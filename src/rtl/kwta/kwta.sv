==> flow/design.v <==
module kwta
#(  parameter GAMMA_CYCLE_WIDTH=16,
    parameter PULSE_WIDTH=8,
    parameter NUM_INPUTS = 16,
    parameter K = 4)
(
    input logic grst,
    input logic aclk,
    input logic [NUM_INPUTS-1:0] input_spikes,
    output logic [NUM_INPUTS-1:0] output_spikes
);
    logic [NUM_INPUTS-1:0] current_spiked, current_spiked_next;
    logic [$clog2(NUM_INPUTS)-1:0] remaining_spikes_count, remaining_spikes_count_next, new_spikes_count;
    always_ff @(posedge aclk, posedge grst) begin
        if(grst) begin
            remaining_spikes_count <= K[$clog2(NUM_INPUTS)-1:0];
        end else begin
            remaining_spikes_count <= remaining_spikes_count_next;
        end
    end
    always_comb begin
        current_spiked_next = current_spiked;
        new_spikes_count = '0;
        for(int i = 0; i < NUM_INPUTS; i++) begin
            if(input_spikes[i] & (~current_spiked[i])) begin
                if(new_spikes_count < remaining_spikes_count) begin
                    current_spiked_next[i] = 1'b1;
                    new_spikes_count += 1;
                end
            end
        end
    end
    assign remaining_spikes_count_next = remaining_spikes_count - new_spikes_count;
    always_ff @( posedge aclk , posedge grst) begin
        if(grst) begin
            current_spiked <= '0;
        end else begin
            current_spiked <= current_spiked_next;
        end
    end
    assign output_spikes = current_spiked_next;
endmodule: kwta
* Step by step through the tools: kwta
The steps from the RTL of kwta to its reports follow in flow order. Line numbers count from 1 in the design file above. Cell names lack the library's common part. A cell with - has no value.
Inputs: top module kwta, clock input aclk, cell library sky130hd, library corner tt_025C_1v80

* Elaborated design
Counts by Yosys on the flattened word-level netlist (proc, flatten, opt, wreduce; memories kept). Register bits leave out memories and registers merged into their read ports (data or address); mux counts leave out enables and synchronous resets folded into registers. Print and check cells are left out. Cells with the same type and inputs are merged into one.
Cells by class: add/sub/neg operators 16, multipliers 0, divide/modulo/power cells 0, order comparisons 16, equality and inequality tests 0, shift-type cells 0, muxes and demuxes 64, bitwise gates (word level) 32, reduce/logical cells 0
Operators with widths (count):
- two-way mux 4 bit | 30
- adder 4 x 1 -> 4 bit with constant B | 15
- < comparator 4 bit | 15
- two-way mux 1 bit | 34
- AND 1 bit | 16
- inverter 1 bit | 16
- < comparator 1 x 4 -> 1 bit with constant A | 1
- subtractor 4 bit | 1
Storage and ports: bits in registers 20, latch bits 0, RAM bits 0, memory bits (read-only) 0, clocked read ports x word width 0, memory cells 0, word-level cells 130

* Depth
Yosys ltp: most cells in a row. Word level: on the elaborated netlist, between registers, memories and ports. Mapped: between sequential cells and ports; inverters and the memories' decode and read muxes count.
Depth: depth after elaboration 49, ABC_AREA 1, gate-level depth with buffers 134

* Mapped cells and area
The flow's flattened synthesis, as Yosys stat reports it; memories are mapped. The netlist is that of the ABC_AREA named above (0 if unset); the other value can give another one.
Mapped netlist: cells in the netlist 466, chip area (Yosys) 3103.0 um^2, sequential area 501.7 um^2, flip-flops 20
Cells by type (count):
- ha_1 | 56
- nand2_1 | 132
- dfrtp_1 | 19
- inv_1 | 106
- nand2_2 | 31
- xor2_1 | 17
- nand3_1 | 23
- a211oi_1 | 12
- nand4_1 | 14
- o21ai_0 | 14
- nor2_1 | 13
- xnor2_1 | 5
- nand3_2 | 4
- or2_2 | 6
- dfstp_2 | 1
- xnor3_1 | 1
- fa_1 | 1
- nor2_8 | 1
Other cell types: 8; their cells: 10.

* Worst setup path after synthesis
Path of least setup slack by OpenSTA after synthesis, without wires, with an ideal clock, recovery checks aside; 20% of the period is set as input and as output delay. Where synthesis merged equal registers, the netlist keeps one of their names.
Timing post-synthesis: path type input-to-output, start input input_spikes[0], end output output_spikes[15], period 46.2 ns, external input delay 9.240 ns, external output delay 9.240 ns, arrival 24.416 ns, data required time 36.960 ns, slack 12.544 ns, delay of the path 15.176 ns, driving pins on the path 91, path buffers 0, synthesis period reached 33.656 ns
"delay of the path" is the arrival time less input delay plus setup time. A path that ends at an output port has no setup time. "driving pins on the path": output pins that drive a net of the path, with the launching flip-flop's if there is one; two outputs of one cell count as two. "synthesis period reached" = period - worst setup slack (recovery checks aside). The figure is calculated, with input and output delays left at 20% of the set period. Between the ends stands the longest chain of elaborated cells between them, by number of cells; it is not shown to be the way that was timed. Of several equally long chains one is given. Each line given opens the expression or statement behind the cell; cells for indexed reads and writes are added by Yosys, which also makes memories of some case tables.
Between the ends, post-synthesis: cell sequence inv_1 -> nor2_8 -> nor2_1 -> nor3_1 -> inv_1 -> ha_1 -> nand2_1 -> nand2_1 -> ha_1 -> inv_1 -> o21a_1 -> inv_1 -> ha_1 -> nand2_1 -> nand2_1 -> nand2_2 -> nand3_2 -> inv_1 -> [... 55 more ...] -> nand4_1 -> xor2_1 -> inv_1 -> ha_1 -> a211oi_1 -> nand2_2 -> nor2_1 -> nand3_1 -> nand2_1 -> inv_1 -> ha_1 -> a211oi_1 -> nand4_1 -> xor2_1 -> ha_1 -> a211oi_1 -> nand2_2 -> nand2_1, cells in the longest elaborated chain 47, elaborated cells between the ends (all ways) 61, RTL lines with such cells 3
Ends and longest elaborated chain, post-synthesis:
- start: declaration | RTL line 9 | input logic [NUM_INPUTS-1:0] input_spikes,
- AND 1 bit | RTL line 25 | if(input_spikes[i] & (~current_spiked[i])) begin
- two-way mux 1 bit | RTL line 25
- adder 4 x 1 -> 4 bit | RTL line 28 | new_spikes_count += 1;
- two-way mux 4 bit | RTL line 26 | if(new_spikes_count < remaining_spikes_count) begin
- two-way mux 4 bit | RTL line 25
- adder 4 x 1 -> 4 bit | RTL line 28
- two-way mux 4 bit | RTL line 26
- [... 33 more ...]
- two-way mux 4 bit | RTL line 25
- adder 4 x 1 -> 4 bit | RTL line 28
- two-way mux 4 bit | RTL line 26
- two-way mux 4 bit | RTL line 25
- < comparator 4 bit | RTL line 26
- two-way mux 1 bit | RTL line 26
- two-way mux 1 bit | RTL line 25
- end: declaration | RTL line 10 | output logic [NUM_INPUTS-1:0] output_spikes

* Path in the finished layout
Path of least setup slack in the final report of job 1 (OpenROAD, finished layout, wires in). Where an end is a register, its clock arrival counts in the times.
Timing post-layout: path type input-to-output, start input input_spikes[0], end output output_spikes[15], period 63.6 ns, external input delay 12.72 ns, external output delay 12.72 ns, arrival 31.15 ns, data required time 50.88 ns, slack 19.73 ns, driving pins on the path 97, path buffers 2
Between the ends stands the longest chain of elaborated cells between them, by number of cells; it is not shown to be the way that was timed. Of several equally long chains one is given.
Between the ends, post-layout: cell sequence clkdlybuf4s50_1 -> inv_1 -> nor2_8 -> nor2_1 -> nor3_1 -> inv_1 -> ha_1 -> nand3_1 -> nor2_1 -> nor2_1 -> nand3_1 -> nand2_1 -> nand2_1 -> nand2_1 -> o21a_1 -> inv_1 -> ha_1 -> nand2_1 -> [... 61 more ...] -> xor2_1 -> inv_1 -> ha_1 -> a211oi_1 -> nand2_2 -> nor2_1 -> nand3_1 -> nand2_1 -> inv_1 -> ha_1 -> a211oi_1 -> nand4_1 -> xor2_1 -> ha_1 -> a211oi_1 -> nand2_2 -> nand2_1 -> clkdlybuf4s50_1, cells in the longest elaborated chain 47, elaborated cells between the ends (all ways) 61, RTL lines with such cells 3
Ends and longest elaborated chain, post-layout:
- start: declaration | RTL line 9 | input logic [NUM_INPUTS-1:0] input_spikes,
- AND 1 bit | RTL line 25 | if(input_spikes[i] & (~current_spiked[i])) begin
- two-way mux 1 bit | RTL line 25
- adder 4 x 1 -> 4 bit | RTL line 28 | new_spikes_count += 1;
- two-way mux 4 bit | RTL line 26 | if(new_spikes_count < remaining_spikes_count) begin
- two-way mux 4 bit | RTL line 25
- adder 4 x 1 -> 4 bit | RTL line 28
- two-way mux 4 bit | RTL line 26
- [... 33 more ...]
- two-way mux 4 bit | RTL line 25
- adder 4 x 1 -> 4 bit | RTL line 28
- two-way mux 4 bit | RTL line 26
- two-way mux 4 bit | RTL line 25
- < comparator 4 bit | RTL line 26
- two-way mux 1 bit | RTL line 26
- two-way mux 1 bit | RTL line 25
- end: declaration | RTL line 10 | output logic [NUM_INPUTS-1:0] output_spikes

Subject: kwta on sky130hd, stored results

Hello all,

Below are 2 stored runs of the flow (Yosys, OpenROAD; platform sky130hd) on kwta, each with its settings and what was measured, unordered. Constraints: input delay and output delay 20% of the set period each, output load 0.01 pF.
"clock period reached" = clock period - worst setup slack. The figure is calculated, with input and output delays left at 20% of the set period.
"allowed time less slack (worst setup path)" means the part of the period allowed to the worst setup path (the constraints hold back 20% at inputs and 20% at outputs) less its slack; where the path has registers, the arrival times of their clocks count too.
By "overall power" is meant OpenSTA's value without simulated activity: inputs other than the clock are taken to toggle once in ten clock periods, and the tool carries that through the logic.

[job 1] flow files
==> flow/run.sh <==
#!/bin/bash
# the make line also repeats the synthesis and layout settings of config.mk as NAME=value (left out here)
make -C /OpenROAD-flow-scripts/flow DESIGN_CONFIG=/design/flow/config.mk WORK_HOME=/design/flow/orfs CLKGATE_MAP_FILE= finish
==> flow/config.mk <==
export PLATFORM = sky130hd
export DESIGN_NAME = kwta
export DESIGN_NICKNAME = kwta
export VERILOG_FILES = /design/flow/design.v
export SDC_FILE = /design/flow/constraint.sdc
export NUM_CORES = 4
export LEC_CHECK = 0
export ABC_AREA = 1
export CAP_MARGIN = 5
export CORE_MARGIN = 2
export CORE_UTILIZATION = 57
export CTS_CLUSTER_SIZE = 60
export GPL_ROUTABILITY_DRIVEN = 1
export PLACE_DENSITY_LB_ADDON = 0.26
export SETUP_SLACK_MARGIN = 5.0
export SLEW_MARGIN = 20
export TNS_END_PERCENT = 90
==> flow/constraint.sdc <==
create_clock -name core_clock -period 63.6 [get_ports {aclk}]
set_input_delay 12.7200 -clock core_clock [delete_from_list [all_inputs] [get_ports {aclk}]]
set_output_delay 12.7200 -clock core_clock [all_outputs]
set_load 0.01 [all_outputs]

[job 1] result: overall power 0.0677 mW; clock period reached 43.874 ns; utilization of the finished layout 0.687; total die area 6049.7 um^2; total negative setup slack 0.000 ns; allowed time less slack (worst setup path) 18.43 ns; critical path kind input-to-output; smallest setup slack 19.726 ns; standard-cell area of the final layout 3552.2 um^2; post-route worst hold slack 0.479 ns; netlist area reported by Yosys 3103.0 um^2

[job 2] flow files
==> flow/run.sh <==
#!/bin/bash
# the make line also repeats the synthesis and layout settings of config.mk as NAME=value (left out here)
make -C /OpenROAD-flow-scripts/flow DESIGN_CONFIG=/design/flow/config.mk WORK_HOME=/design/flow/orfs CLKGATE_MAP_FILE= finish
==> flow/config.mk <==
export PLATFORM = sky130hd
export DESIGN_NAME = kwta
export DESIGN_NICKNAME = kwta
export VERILOG_FILES = /design/flow/design.v
export SDC_FILE = /design/flow/constraint.sdc
export NUM_CORES = 4
export LEC_CHECK = 0
export CAP_MARGIN = 0
export CELL_PAD_IN_SITES_GLOBAL_PLACEMENT = 2
export CORE_MARGIN = 2
export CORE_UTILIZATION = 37
export CTS_CLUSTER_SIZE = 75
export MAX_ROUTING_LAYER = met4
export PLACE_DENSITY_LB_ADDON = 0.07
export SETUP_SLACK_MARGIN = 5.0
export SLEW_MARGIN = 20
==> flow/constraint.sdc <==
create_clock -name core_clock -period 23.9 [get_ports {aclk}]
set_input_delay 4.7800 -clock core_clock [delete_from_list [all_inputs] [get_ports {aclk}]]
set_output_delay 4.7800 -clock core_clock [all_outputs]
set_load 0.01 [all_outputs]

[job 2] result: smallest setup slack -3.672 ns; standard-cell area of the final layout 7305.8 um^2; allowed time less slack (worst setup path) 18.01 ns; critical path kind input-to-output; total negative setup slack -11.468 ns; total die area 10885.8 um^2; netlist area reported by Yosys 3724.8 um^2; clock period reached 27.572 ns; overall power 0.9175 mW; utilization of the finished layout 0.747; post-route worst hold slack 0.493 ns

Thanks
